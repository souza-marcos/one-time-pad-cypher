==> flow/design.v <==
module cryptor (
    input wire      clk,                     
    input wire      [(16 -1): 0] msg, 
    input wire      [(16 -1): 0] key, 
    output wire     [(16 -1): 0] out  
);
reg [16 -1: 0] out_reg;               
always @(posedge clk) begin
    #2 out_reg <= msg ^ key;                 
end
assign out = out_reg;
endmodule
From RTL to reports: cryptor

Tool output for the design above, in the order of the flow.
Lines are those of the file above, counted from 1.
A cell with n/a has no value.

Top module: cryptor
Clock input: clk
Cell library: sky130hd
Timing corner: tt_025C_1v80

After elaboration

Yosys after proc, flatten, opt, wreduce and memory -nomap, before mapping. Enables and synchronous resets that opt folds into registers are not counted as muxes. Memory bits, and registers merged into a memory's read port (data or address), are not among the register bits. Print and check cells are not counted. Equal cells are merged and count once.

Bits in registers: 16
Output and inout port bits: 16
Input port bits: 33

Bitwise gates (word level): 1

Operators by type and width:

| kind       | count |
| 16-bit XOR | 1 |

Longest topological paths

Yosys ltp: most cells in a row. Word level: on the elaborated netlist, between registers, memories and ports. Mapped: between sequential cells and ports; inverters and the memories' decode and read muxes count.

Depth in word-level cells: 1
ABC_AREA: 0
Gate-level depth with buffers: 1
Mapped depth without buffers: 1

Netlist

Source: synth_stat.txt of the flow (Yosys; design flattened, memories mapped). It holds for the ABC_AREA given above (unset counts as 0); a run with the other value may have another netlist.

Sequential area: 0.0003203 mm2
Mapped area: 0.0004604 mm2
Mapped cells: 32
Flip-flop cells: 16

Cell types:

| type                     | count | total area (um2) |
| sky130_fd_sc_hd__dfxtp_1 | 16    | 320.307 |
| sky130_fd_sc_hd__xor2_1  | 16    | 140.134 |

Worst setup path after synthesis

Source: OpenSTA report_checks on the synthesized netlist (no wires, ideal clock, input and output delay 20% of the period each), path of least setup slack; recovery checks are left aside. Register names are those of the netlist, which keeps one name where synthesis merged equal registers.

Path kind: register to output
From: reg out_reg[0]
To: out out[0]
Required time: 0.330 ns
Period: 0.413 ns
Buffers on the path: 0
Driving pins on the path: 1
Delay of the path: 0.331 ns
Arrival: 0.331 ns
Path slack: 0.000 ns
Launch time at the first pin: 0.000 ns
External output delay: 0.083 ns
Synthesis period reached: 0.413 ns

"delay of the path" is the arrival time less input delay plus setup time.
At an output port there is no setup time.
"driving pins on the path": output pins that drive a net of the path, with the launching flip-flop's if there is one; two outputs of one cell count as two.
"synthesis period reached" = period - worst setup slack (recovery checks aside). The figure is calculated, with input and output delays left at 20% of the set period.

Path through: sky130_fd_sc_hd__dfxtp_1
Cells in the longest elaborated chain: 0
Elaborated cells between the ends (all ways): 0

RTL lines, path after synthesis:

| element       | RTL line | text |
| from (decl)   | 7        | `reg [16 -1: 0] out_reg;` |
| from (assign) | 9        | `#2 out_reg <= msg ^ key;` |
| to (decl)     | 5        | `output wire     [(16 -1): 0] out` |

FLOW RESULTS
============

Design cryptor on sky130hd. What follows are 2 stored runs of the flow, each under its own settings; their order means nothing. The constraints put input and output delay at 20% of the set period each and load the outputs with 0.01 pF.
Among the settings, n/a means not set for that run.

| item                   | flow run A | flow run B |
| period_ns              | 0.481      | 0.531      |
| CORE_UTILIZATION       | 68         | 56         |
| PLACE_DENSITY_LB_ADDON | 0.21       | n/a        |
| GPL_TIMING_DRIVEN      | 0          | 1          |
| GPL_ROUTABILITY_DRIVEN | 1          | 0          |
| CTS_CLUSTER_SIZE       | 92         | 56         |
| CTS_CLUSTER_DIAMETER   | 398        | n/a        |
| CAP_MARGIN             | 30         | 20         |
| SLEW_MARGIN            | 10         | 20         |
| MIN_ROUTING_LAYER      | met1       | n/a        |
| CORE_MARGIN            | 2          | 2          |
| CORE_ASPECT_RATIO      | n/a        | 0.59       |
| TNS_END_PERCENT        | n/a        | 50         |
| ABC_AREA               | n/a        | 0          |
| MAX_ROUTING_LAYER      | n/a        | met4       |

Flow run A: did not finish, floorplanning stopped with PDN-0185
Flow run B: did not finish, floorplanning stopped with PDN-0185
