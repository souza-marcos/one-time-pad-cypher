==> flow/design.v <==
module shifter (
    input wire  clk,                             
    input wire  enable,                            
    input wire  [240 -1: 0] initial_msg,   
    output wire [16 -1: 0] out            
);
reg [16 -1: 0] out_reg;                   
reg [240 -1: 0] shift_reg;                 
reg first = 1;
always @(posedge clk) begin
    if (enable)  
    begin
        if(first == 1)begin
            #1 out_reg <= initial_msg [240 -1: 240 -16];
            #1 shift_reg <= initial_msg << 16;
            first = 0;
        end
        else begin
            #1 out_reg <= shift_reg [240 -1: 240 -16];
            #5 shift_reg <= shift_reg << 16;
        end
    end
end
assign out = out_reg;
endmodule
# Step by step through the tools: shifter
# The steps from the RTL of shifter to its reports follow in flow order.
# Lines are those of the file above, counted from 1.
# A cell with -- has no value.
# inputs
top,shifter
clk_port,clk
library,sky130hd
corner,tt_025C_1v80

# After elaboration
# Counts by Yosys on the flattened word-level netlist (proc, flatten, opt, wreduce; memories kept). Register bits leave out memories and registers merged into their read ports (data or address); mux counts leave out enables and synchronous resets folded into registers. Print and check cells are left out. Cells with the same type and inputs are merged into one.
# bits
wordCells,5
regBits,257
output_inout_bits,16
input_bits,242
# op_classes
muxes,2
# op_table
op,n
two-way mux 240 bit,1
two-way mux 16 bit,1

# Logic depth
# Longest topological path by Yosys (ltp), each cell counted once; first at word level (registers and memories cut), then after technology mapping (sequential cells cut; the memories' decode and read muxes count).
# logic_depth
depth_word,1
ABC_AREA,0
depth_mapped,4
ltp_nobuf,1

# Netlist
# Source: synth_stat.txt of the flow (Yosys; design flattened, memories mapped). It holds for the ABC_AREA given above (unset counts as 0); a run with the other value may have another netlist.
# synth_totals
sequential_area_mm2,0.0072369
cells,509
yosys_area_mm2,0.0108729
n_buf,27
ffs,241
# types
cell,n,type_area_um2
sky130_fd_sc_hd__edfxtp_1,241,7.24E+03
sky130_fd_sc_hd__mux2_4,184,2762.65
sky130_fd_sc_hd__mux2_2,40,450.432
sky130_fd_sc_hd__buf_8,10,150.144
sky130_fd_sc_hd__buf_6,11,123.869
sky130_fd_sc_hd__and2_1,16,100.096
sky130_fd_sc_hd__buf_2,5,25.024
sky130_fd_sc_hd__buf_12,1,20.019
sky130_fd_sc_hd__conb_1,1,3.754

# Worst setup path after synthesis
# Source: OpenSTA report_checks on the synthesized netlist (no wires, ideal clock, input and output delay 20% of the period each), path of least setup slack; recovery checks are left aside. Register names are those of the netlist, which keeps one name where synthesis merged equal registers.
# synth_timing
path_type,reg-to-reg
start,reg first
end,reg shift_reg[100]
path_buffers,3
tclk_ns,1.34
setup_time_ns,0.260
t_first_pin_ns,0.000
path_slack_ns,0.011
required_time_ns,1.080
t_arrival_ns,1.069
path_delay_ns,1.329
path_stages,5
period_less_setup_slack_ns,1.329
# "path_delay_ns" = arrival - input delay + setup time.
# "path_stages": output pins that drive a net of the path, with the launching flip-flop's if there is one; two outputs of one cell count as two.
# "period_less_setup_slack_ns" is the clock period less the worst setup slack; recovery checks do not enter. This is arithmetic on one report: input and output delays are still those of the set period (20% each).
# The rows between start and end are the longest chain of elaborated cells between them; the timing report does not say that the signal goes this way. Where chains are equally long, one stands for them.
# A line is the first line of the expression or statement that the cell stems from. Yosys adds cells for indexed reads and writes and turns some case tables into memories.
# synth_between
cell_sequence,sky130_fd_sc_hd__edfxtp_1 -> sky130_fd_sc_hd__buf_6 -> sky130_fd_sc_hd__buf_12 -> sky130_fd_sc_hd__buf_8 -> sky130_fd_sc_hd__mux2_4
elab_chain_len,1
cone_cells,1
lines_between,1
classes_between,mux (1)
# synth_lines
item,line,text
start: declaration,9,reg first = 1;
start: assignment,16,first = 0;
two-way mux 240 bit,13,if(first == 1)begin
end: assignment,15,#1 shift_reg <= initial_msg << 16;
end: assignment,20,#5 shift_reg <= shift_reg << 16;
end: declaration,8,reg [240 -1: 0] shift_reg;

# Path in the finished layout
# From the final timing report of job 1: the path of least setup slack in the routed layout; clock arrival at registers is part of the times.
# layout_timing
path_type,reg-to-reg
start,reg first
end,reg shift_reg[238]
t_arrival_ns,1.72
t_first_pin_ns,0.51
path_slack_ns,-0.07
path_buffers,2
required_time_ns,1.65
setup_time_ns,0.25
tclk_ns,1.38
path_stages,4
# The rows between start and end are the longest chain of elaborated cells between them; the timing report does not say that the signal goes this way. Where chains are equally long, one stands for them.
# layout_between
cell_sequence,sky130_fd_sc_hd__edfxtp_1 -> sky130_fd_sc_hd__buf_8 -> sky130_fd_sc_hd__buf_16 -> sky130_fd_sc_hd__mux2_2
elab_chain_len,1
cone_cells,1
lines_between,1
classes_between,mux (1)
# layout_lines
item,line,text
start: declaration,9,reg first = 1;
start: assignment,16,first = 0;
two-way mux 240 bit,13,if(first == 1)begin
end: assignment,15,#1 shift_reg <= initial_msg << 16;
end: assignment,20,#5 shift_reg <= shift_reg << 16;
end: declaration,8,reg [240 -1: 0] shift_reg;

# Design shifter on sky130hd. What follows are 2 stored runs of the flow, each under its own settings; their order means nothing. The constraints put input and output delay at 20% of the set period each and load the outputs with 0.01 pF.
# "achieved_clock_period_ns" = clock period - worst setup slack. The figure is calculated, with input and output delays left at 20% of the set period.
# Settings: . = not set for that run.
# Among the results, . means that no value is shown for the run.
item,job 1,job 2
period_ns,1.38,1.19
CORE_UTILIZATION,48,71
CAP_MARGIN,20,35
CORE_MARGIN,2,2
SLEW_MARGIN,20,20
SETUP_SLACK_MARGIN,.,0.35
PLACE_DENSITY_LB_ADDON,.,0.07
HOLD_SLACK_MARGIN,.,0.27
GPL_ROUTABILITY_DRIVEN,.,1
MAX_ROUTING_LAYER,.,met5
post_synth_area_mm2,0.0108729,.
timing.setup.tns_ns,-6.061,.
achieved_clock_period_ns,1.453,.
holdWs_ns,0.170,.
die_area_mm2,0.0238718,.
util_pct,66.3,.
worstSetupSlack_ns,-0.073,.
# Job 2: not finished: clock tree synthesis ended with error DPL-0033
